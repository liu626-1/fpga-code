==> flow/design.v <==
module Running_light
#(
parameter T=25'b1011111010111100000111111
)
(
input sys_clk,
input sys_rst_n,
output led0,
output led1,
output led2,
output led3
);
reg [3:0] led;
assign {led3, led2, led1, led0} = led;
reg [24:0] cnt;
always @(posedge sys_clk or negedge sys_rst_n) begin
  if (!sys_rst_n) begin
    cnt<= 25'd0;
    led <= 4'b1110;
  end else begin
    if (cnt < T) begin
      cnt <= cnt + 1'b1;
    end else begin
      cnt<=25'd0;
      led<= (led<<1)+led3;
    end
  end
end
endmodule
=== Tool chain data of Running_light ===
Tool output for the design above, in the order of the flow.
Line numbers count from 1 in the design file above.
Library cell names are shortened.
A cell with n/a has no value.

* Design top: Running_light
* Clock port: sys_clk
* Cell library: sky130hd
* Corner: tt_025C_1v80

=== Word-level counts ===
Source: Yosys, flattened and elaborated, memories not mapped. Widths are those after wreduce; folded enables and synchronous resets count as part of the registers. Registers that Yosys merges into a memory's read port (data or address) are not register bits. Print and check cells do not count. Equal cells are merged and count once.

* Add/subtract/negate cells: 2
* Order comparisons: 1
* Multiplexer cells: 1

{| class="wikitable"
|+ Operators by type and width
! kind !! number
|-
| 25-bit by 1-bit adder with 25-bit output (second input constant) || 1
|-
| 25-bit < comparator (second input constant) || 1
|-
| 25-bit two-way mux || 1
|-
| 4-bit by 1-bit adder with 4-bit output || 1
|}

* Register bits: 29
* Input port bits: 2
* Output and inout bits: 4
* Cells after elaboration: 6

=== Logic depth ===
Yosys ltp: most cells in a row. Word level: on the elaborated netlist, between registers, memories and ports. Mapped: between sequential cells and ports; inverters and the memories' decode and read muxes count.

* Depth after elaboration: 2
* ABC_AREA: 0
* Depth in mapped cells: 7
* Gate-level depth less buffers: 6

=== Mapped cells and area ===
The flow's flattened synthesis, as Yosys stat reports it; memories are mapped. The netlist is that of the ABC_AREA named above (0 if unset); the other value can give another one.
Totals and module areas in this step are rounded.

{| class="wikitable"
|+ Cell types
! type !! number !! total area (um^2)
|-
| dfrtp_1 || 26 || 650.624
|-
| xnor2_1 || 20 || 175.168
|-
| nor2_1 || 33 || 123.869
|-
| dfstp_2 || 3 || 78.826
|-
| mux2_2 || 4 || 45.043
|-
| nand3_1 || 9 || 45.043
|-
| nor3_1 || 8 || 40.038
|-
| nand2_1 || 9 || 33.782
|-
| inv_1 || 7 || 26.275
|-
| nand4_2 || 2 || 25.024
|-
| nor4_1 || 4 || 25.024
|-
| nor4_4 || 1 || 21.27
|-
| nor3_2 || 2 || 20.019
|-
| or2_2 || 3 || 18.768
|-
| xor2_1 || 2 || 17.517
|-
| o21ai_0 || 3 || 15.014
|-
| ha_1 || 1 || 12.512
|-
| nand4_1 || 2 || 12.512
|}

Not listed: further types 8, cells in them 10.

* Standard cells after synthesis: 149
* Cell area after synthesis: 1,450 um^2
* Sequential area: 729 um^2
* Flip-flop cells: 29
* Buffer cells: 5

=== Worst setup path after synthesis ===
Source: OpenSTA report_checks on the synthesized netlist (no wires, ideal clock, input and output delay 20% of the period each), path of least setup slack; recovery checks are left aside. Register names are those of the netlist, which keeps one name where synthesis merged equal registers.

* Path kind: register to register
* Start point: reg cnt[11]
* End point: reg cnt[22]
* Period: 2.43 ns
* Setup time: 0.120 ns
* Launch time at the first pin: 0.000 ns
* Data arrival time: 1.578 ns
* Required time: 2.310 ns
* Slack: 0.732 ns
* Path delay: 1.698 ns
* Stages on the path: 7
* Path buffers: 1
* Synthesis period reached: 1.698 ns

"path delay" is the arrival time less input delay plus setup time.
"stages on the path": output pins that drive a net of the path, with the launching flip-flop's if there is one; two outputs of one cell count as two.
"synthesis period reached" = period - worst setup slack (recovery checks aside). The figure is calculated, with input and output delays left at 20% of the set period.
Between the ends stands the longest chain of elaborated cells between them, by number of cells; it is not shown to be the way that was timed. Of several equally long chains one is given.
Each line given opens the expression or statement behind the cell; cells for indexed reads and writes are added by Yosys, which also makes memories of some case tables.
A register here has more assigning lines than the two given.

* Path through: dfrtp_1 nand4_2 or4_4 buf_6 nor4_4 xnor2_1 nor2_2
* Length of the longest elaborated chain: 2
* Elaborated cells between the ends (all ways): 3
* RTL lines with such cells: 2
* Those cells by class: add/sub (1); compare (1); mux (1)

{| class="wikitable"
|+ Ends and longest elaborated chain, post-synthesis
! what !! line !! source
|-
| start: declaration || 15 || <nowiki>reg [24:0] cnt;</nowiki>
|-
| start: assignment || 18 || <nowiki>cnt<= 25'd0;</nowiki>
|-
| start: assignment || 22 || <nowiki>cnt <= cnt + 1'b1;</nowiki>
|-
| 25-bit by 1-bit adder with 25-bit output || 22 ||
|-
| 25-bit two-way mux || 21 || <nowiki>if (cnt < T) begin</nowiki>
|-
| end: assignment || 18 ||
|-
| end: assignment || 22 ||
|-
| end: declaration || 15 ||
|}

=== Worst path after layout ===
From the final timing report of flow run 1: the path of least setup slack in the routed layout; clock arrival at registers is part of the times.

* Path kind: register to register
* Start point: reg cnt[23]
* End point: reg led[0]
* Period: 2.2 ns
* Setup time: 0.11 ns
* Launch time at the first pin: 0.27 ns
* Data arrival time: 2.04 ns
* Required time: 2.36 ns
* Slack: 0.32 ns
* Stages on the path: 6
* Path buffers: 0

Between the ends stands the longest chain of elaborated cells between them, by number of cells; it is not shown to be the way that was timed. Of several equally long chains one is given.
A register here has more assigning lines than the two given.

* Path through: dfrtp_1 nand3b_1 nor4_1 nand3_1 nand3_1 mux2_2
* Length of the longest elaborated chain: 1
* Elaborated cells between the ends (all ways): 1
* RTL lines with such cells: 1
* Those cells by class: compare (1)

{| class="wikitable"
|+ Ends and longest elaborated chain, post-layout
! what !! line !! source
|-
| start: declaration || 15 || <nowiki>reg [24:0] cnt;</nowiki>
|-
| start: assignment || 18 || <nowiki>cnt<= 25'd0;</nowiki>
|-
| start: assignment || 22 || <nowiki>cnt <= cnt + 1'b1;</nowiki>
|-
| 25-bit < comparator || 21 || <nowiki>if (cnt < T) begin</nowiki>
|-
| end: assignment || 19 || <nowiki>led <= 4'b1110;</nowiki>
|-
| end: assignment || 25 || <nowiki>led<= (led<<1)+led3;</nowiki>
|-
| end: declaration || 13 || <nowiki>reg [3:0] led;</nowiki>
|}

==> results <==
Stored flow runs of Running_light (2 of them; Yosys, OpenROAD, sky130hd). They differ in their settings and are not a sequence. Constraints: input delay and output delay 20% of the set period each, output load 0.01 pF.
By "period achieved" is meant the clock period of the run minus its worst setup slack. This is arithmetic on one report: input and output delays are still those of the set period (20% each).
"time of the worst setup path" = time allowed to the worst setup path (clock period - input delay - output delay, where it has them) - its slack; a late launch clock adds to it, a late capture clock takes from it.
By "total design power" is meant OpenSTA's value without simulated activity: inputs other than the clock are taken to toggle once in ten clock periods, and the tool carries that through the logic.
Results are given in rounded form.

=== Flow run 1 ===
{| class="wikitable"
! Setting !! Value
|-
| period_ns || 2.2
|-
| CORE_UTILIZATION || 40
|-
| PLACE_DENSITY_LB_ADDON || 0.01
|-
| HOLD_SLACK_MARGIN || 0.12
|-
| CORE_ASPECT_RATIO || 0.72
|-
| CORE_MARGIN || 6
|-
| CELL_PAD_IN_SITES_GLOBAL_PLACEMENT || 0
|-
| ABC_AREA || 0
|-
| CTS_CLUSTER_SIZE || 83
|-
| CTS_CLUSTER_DIAMETER || 52
|-
| CAP_MARGIN || 0
|-
| MIN_ROUTING_LAYER || met2
|-
| MAX_ROUTING_LAYER || met4
|-
| SLEW_MARGIN || 20
|-
! Result !! Value
|-
| Setup TNS || 0.000 ns
|-
| Chip area after synthesis (Yosys) || 1,450 um^2
|-
| Time of the worst setup path || 1.88 ns
|-
| Worst path kind || register to register
|-
| Period achieved || 1.879 ns
|-
| Worst setup slack after layout || 0.321 ns
|-
| Standard-cell area of the final layout || 1,650 um^2
|-
| Area inside the die boundary || 5,240 um^2
|-
| Total design power || 0.000966 W
|-
| Utilization || 0.477
|}

=== Flow run 2 ===
{| class="wikitable"
! Setting !! Value
|-
| period_ns || 1.72
|-
| CORE_UTILIZATION || 38
|-
| CAP_MARGIN || 20
|-
| CORE_MARGIN || 2
|-
| SLEW_MARGIN || 20
|-
! Result !! Value
|-
| Setup TNS || 0.000 ns
|-
| Chip area after synthesis (Yosys) || 1,450 um^2
|-
| Time of the worst setup path || 1.70 ns
|-
| Worst path kind || register to register
|-
| Period achieved || 1.697 ns
|-
| Worst setup slack after layout || 0.023 ns
|-
| Standard-cell area of the final layout || 1,770 um^2
|-
| Area inside the die boundary || 4,330 um^2
|-
| Total design power || 0.00121 W
|-
| Utilization || 0.483
|}
